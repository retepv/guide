==> flow/design.v <==
module blink(input clk, output led);
	reg [24:0] count;
	assign led = count[24];
	always @(posedge clk)
			count <= count + 1;
endmodule
module chip (
    input  clk,
    output [18:0] ADR,
    output [15:0] DAT,
    output RAMOE,
    output RAMWE,
    output RAMCS,
    output [55:0] PMOD,
    input [1:0] BUT,
    input [3:0] DIP
  );
  assign ADR[18:0] = {19{1'b0}};
  assign DAT[15:0] = {16{1'b0}};
  assign RAMOE = 1'b1;
  assign RAMWE = 1'b1;
  assign RAMCS = 1'b1;
  assign PMOD[54:0] = {55{1'b0}};
  blink my_blink (
    .clk   (clk),
    .led (PMOD[55])
  );
endmodule
* Step by step through the tools: chip *
What the tools print for chip, step after step.
Lines are those of the file above, counted from 1.
Not given: -

set-up
  design top = chip
  clock input = clk
  library = sky130hd
  corner = tt_025C_1v80

* Word level *
Yosys after proc, flatten, opt, wreduce and memory -nomap, before mapping. Enables and synchronous resets that opt folds into registers are not counted as muxes. Memory bits, and registers merged into a memory's read port (data or address), are not among the register bits. Print and check cells are not counted. Equal cells are merged and count once.

word-level totals
  flip-flop bits (word level) = 25
  input port bits = 7
  output and inout bits = 94
  cells after elaboration = 2

cells by class
  add/subtract/negate cells = 1

operators with widths
  cell                                                              count
  25-bit by 1-bit adder with 25-bit output (second input constant)  1

* Depth *
Yosys ltp: most cells in a row. Word level: on the elaborated netlist, between registers, memories and ports. Mapped: between sequential cells and ports; inverters and the memories' decode and read muxes count.

logic depth
  depth after elaboration = 1
  ABC_AREA = 0
  gate-level depth with buffers = 5
  mapped depth without buffers = 5

* Synthesis result *
Yosys stat after the flow's synthesis: flattened, memories mapped to cells. It holds for the ABC_AREA given above (unset counts as 0); a run with the other value may have another netlist.
Totals and module areas in this step are rounded.

cells by type
  cell                      count  area in all (µm²)
  sky130_fd_sc_hd__buf_4    94     705.677
  sky130_fd_sc_hd__dfxtp_1  25     500.48
  sky130_fd_sc_hd__xnor2_1  15     131.376
  sky130_fd_sc_hd__xor2_1   8      70.067
  sky130_fd_sc_hd__nand3_1  9      45.043
  sky130_fd_sc_hd__nand4_4  2      42.541
  sky130_fd_sc_hd__nor4_4   2      42.541
  sky130_fd_sc_hd__and3_1   5      31.28
  sky130_fd_sc_hd__nand4_1  4      25.024
  sky130_fd_sc_hd__and4_1   2      17.517
  sky130_fd_sc_hd__nand3_4  1      17.517
  sky130_fd_sc_hd__nand2_1  4      15.014
  sky130_fd_sc_hd__nor2_1   4      15.014
  sky130_fd_sc_hd__ha_1     1      12.512
  sky130_fd_sc_hd__and3_2   1      7.507
  sky130_fd_sc_hd__conb_1   2      7.507
  sky130_fd_sc_hd__inv_1    2      7.507

mapped netlist
  sequential area = 500.5 µm²
  standard cells after synthesis = 181
  buffers = 94
  flip-flops = 25
  mapped area = 1694 µm²

The figures by module come from a second, unflattened synthesis with its own total; it is not the netlist above.

unflattened totals
  cells (unflattened synthesis) = 180
  area (unflattened synthesis) = 1687 µm²

Rows give one instance, submodules left out.

modules
  module  cells  area (µm²)  times used  sequential area (µm²)
  blink   85     980.9       1           500.5
  chip    95     705.7       1           0.0

* Path before layout *
OpenSTA on the mapped netlist: ideal clock, no wires. The path of least setup slack (recovery checks aside). Input and output delay are each 20% of the period. Register names are those of the netlist, which keeps one name where synthesis merged equal registers.

timing after synthesis
  kind = flip-flop to flip-flop
  start = register my_blink.count[0]
  end = register my_blink.count[24]
  data required time = 1.222 ns
  period = 1.34 ns
  setup slack = -0.045 ns
  launch time at the first pin = 0.000 ns
  driving pins on the path = 6
  delay of the path = 1.385 ns
  path buffers = 0
  data arrival time = 1.267 ns
  setup time = 0.118 ns
  synthesis period reached = 1.385 ns

"delay of the path" is the arrival time less input delay plus setup time.
"driving pins on the path": output pins that drive a net of the path, with the launching flip-flop's if there is one; two outputs of one cell count as two.
"synthesis period reached" is the clock period less the worst setup slack; recovery checks do not enter. This is arithmetic on one report: input and output delays are still those of the set period (20% each).
Between the ends stands the longest chain of elaborated cells between them, by number of cells; it is not shown to be the way that was timed. Of several equally long chains one is given.
Each line given opens the expression or statement behind the cell; cells for indexed reads and writes are added by Yosys, which also makes memories of some case tables.

between the ends, after synthesis
  path through = sky130_fd_sc_hd__dfxtp_1 -> sky130_fd_sc_hd__ha_1 -> sky130_fd_sc_hd__nand3_1 -> sky130_fd_sc_hd__nor4_4 -> sky130_fd_sc_hd__nand4_1 -> sky130_fd_sc_hd__xnor2_1
  length of the longest elaborated chain = 1
  elaborated cells on any way between the ends = 1
  RTL lines with such cells = 1
  those cells by class = 1 x add/sub

ends and longest elaborated chain, after synthesis
  element                                   line  source
  start: declaration                        2     reg [24:0] count;
  start: assignment                         5     count <= count + 1;
  25-bit by 1-bit adder with 25-bit output  5
  end: assignment                           5
  end: declaration                          2

* Timing after layout *
Path of least setup slack in the final report of flow run 1 (OpenROAD, finished layout, wires in). Where an end is a register, its clock arrival counts in the times.

timing after layout
  kind = flip-flop to flip-flop
  start = register my_blink.count[14]
  end = register my_blink.count[21]
  setup time = 0.10 ns
  period = 1.51 ns
  data arrival time = 1.49 ns
  data required time = 1.68 ns
  setup slack = 0.19 ns
  driving pins on the path = 5
  launch time at the first pin = 0.27 ns
  path buffers = 0

Between the ends stands the longest chain of elaborated cells between them, by number of cells; it is not shown to be the way that was timed. Of several equally long chains one is given.

between the ends, after layout
  path through = sky130_fd_sc_hd__dfxtp_2 -> sky130_fd_sc_hd__nand4_4 -> sky130_fd_sc_hd__nor4_4 -> sky130_fd_sc_hd__nand4_1 -> sky130_fd_sc_hd__xnor2_1
  length of the longest elaborated chain = 1
  elaborated cells on any way between the ends = 1
  RTL lines with such cells = 1
  those cells by class = 1 x add/sub

ends and longest elaborated chain, after layout
  element                                   line  source
  start: declaration                        2     reg [24:0] count;
  start: assignment                         5     count <= count + 1;
  25-bit by 1-bit adder with 25-bit output  5
  end: assignment                           5
  end: declaration                          2

==> results <==
Top module chip; platform sky130hd; tools Yosys and OpenROAD; 2 stored runs in no particular order. Input and output delays are each 20% of the period that was set; the output load is 0.01 pF.
"clock period achieved" means the clock period less the worst setup slack. The figure is calculated, with input and output delays left at 20% of the set period.
"time used up by the worst setup path" is the time allowed to the run's worst setup path (the clock period less input and output delay, where it has them) less its slack. Clock arrival times count: a late capture clock shortens it, a late launch clock lengthens it.
"power consumption" is the tool's figure for a default switching activity; nothing was simulated.
The results are shown rounded.
A setting shown as - is not set for that run.
A result given as - is not shown for that run.

setting or result                          flow run 1              flow run 2
period_ns                                  1.51                    1.83
SETUP_SLACK_MARGIN                         0.3                     -
CAP_MARGIN                                 20                      40
CORE_MARGIN                                2                       2
CORE_UTILIZATION                           40                      49
SLEW_MARGIN                                20                      5
PLACE_DENSITY_LB_ADDON                     -                       0.12
CELL_PAD_IN_SITES_GLOBAL_PLACEMENT         -                       2
ABC_AREA                                   -                       1
CTS_CLUSTER_DIAMETER                       -                       383
MIN_ROUTING_LAYER                          -                       met1
die area (µm²)                             4772                    -
total negative slack (ns)                  0.000                   -
setup slack of the worst path (ns)         0.188                   -
standard-cell area after layout (µm²)      1683                    -
chip area in the Yosys report (µm²)        1694                    -
time used up by the worst setup path (ns)  1.32                    -
class of the worst setup path              flip-flop to flip-flop  -
clock period achieved (ns)                 1.322                   -
power consumption (uW)                     1143                    -

Flow run 2: incomplete, placement halted on FLW-0024
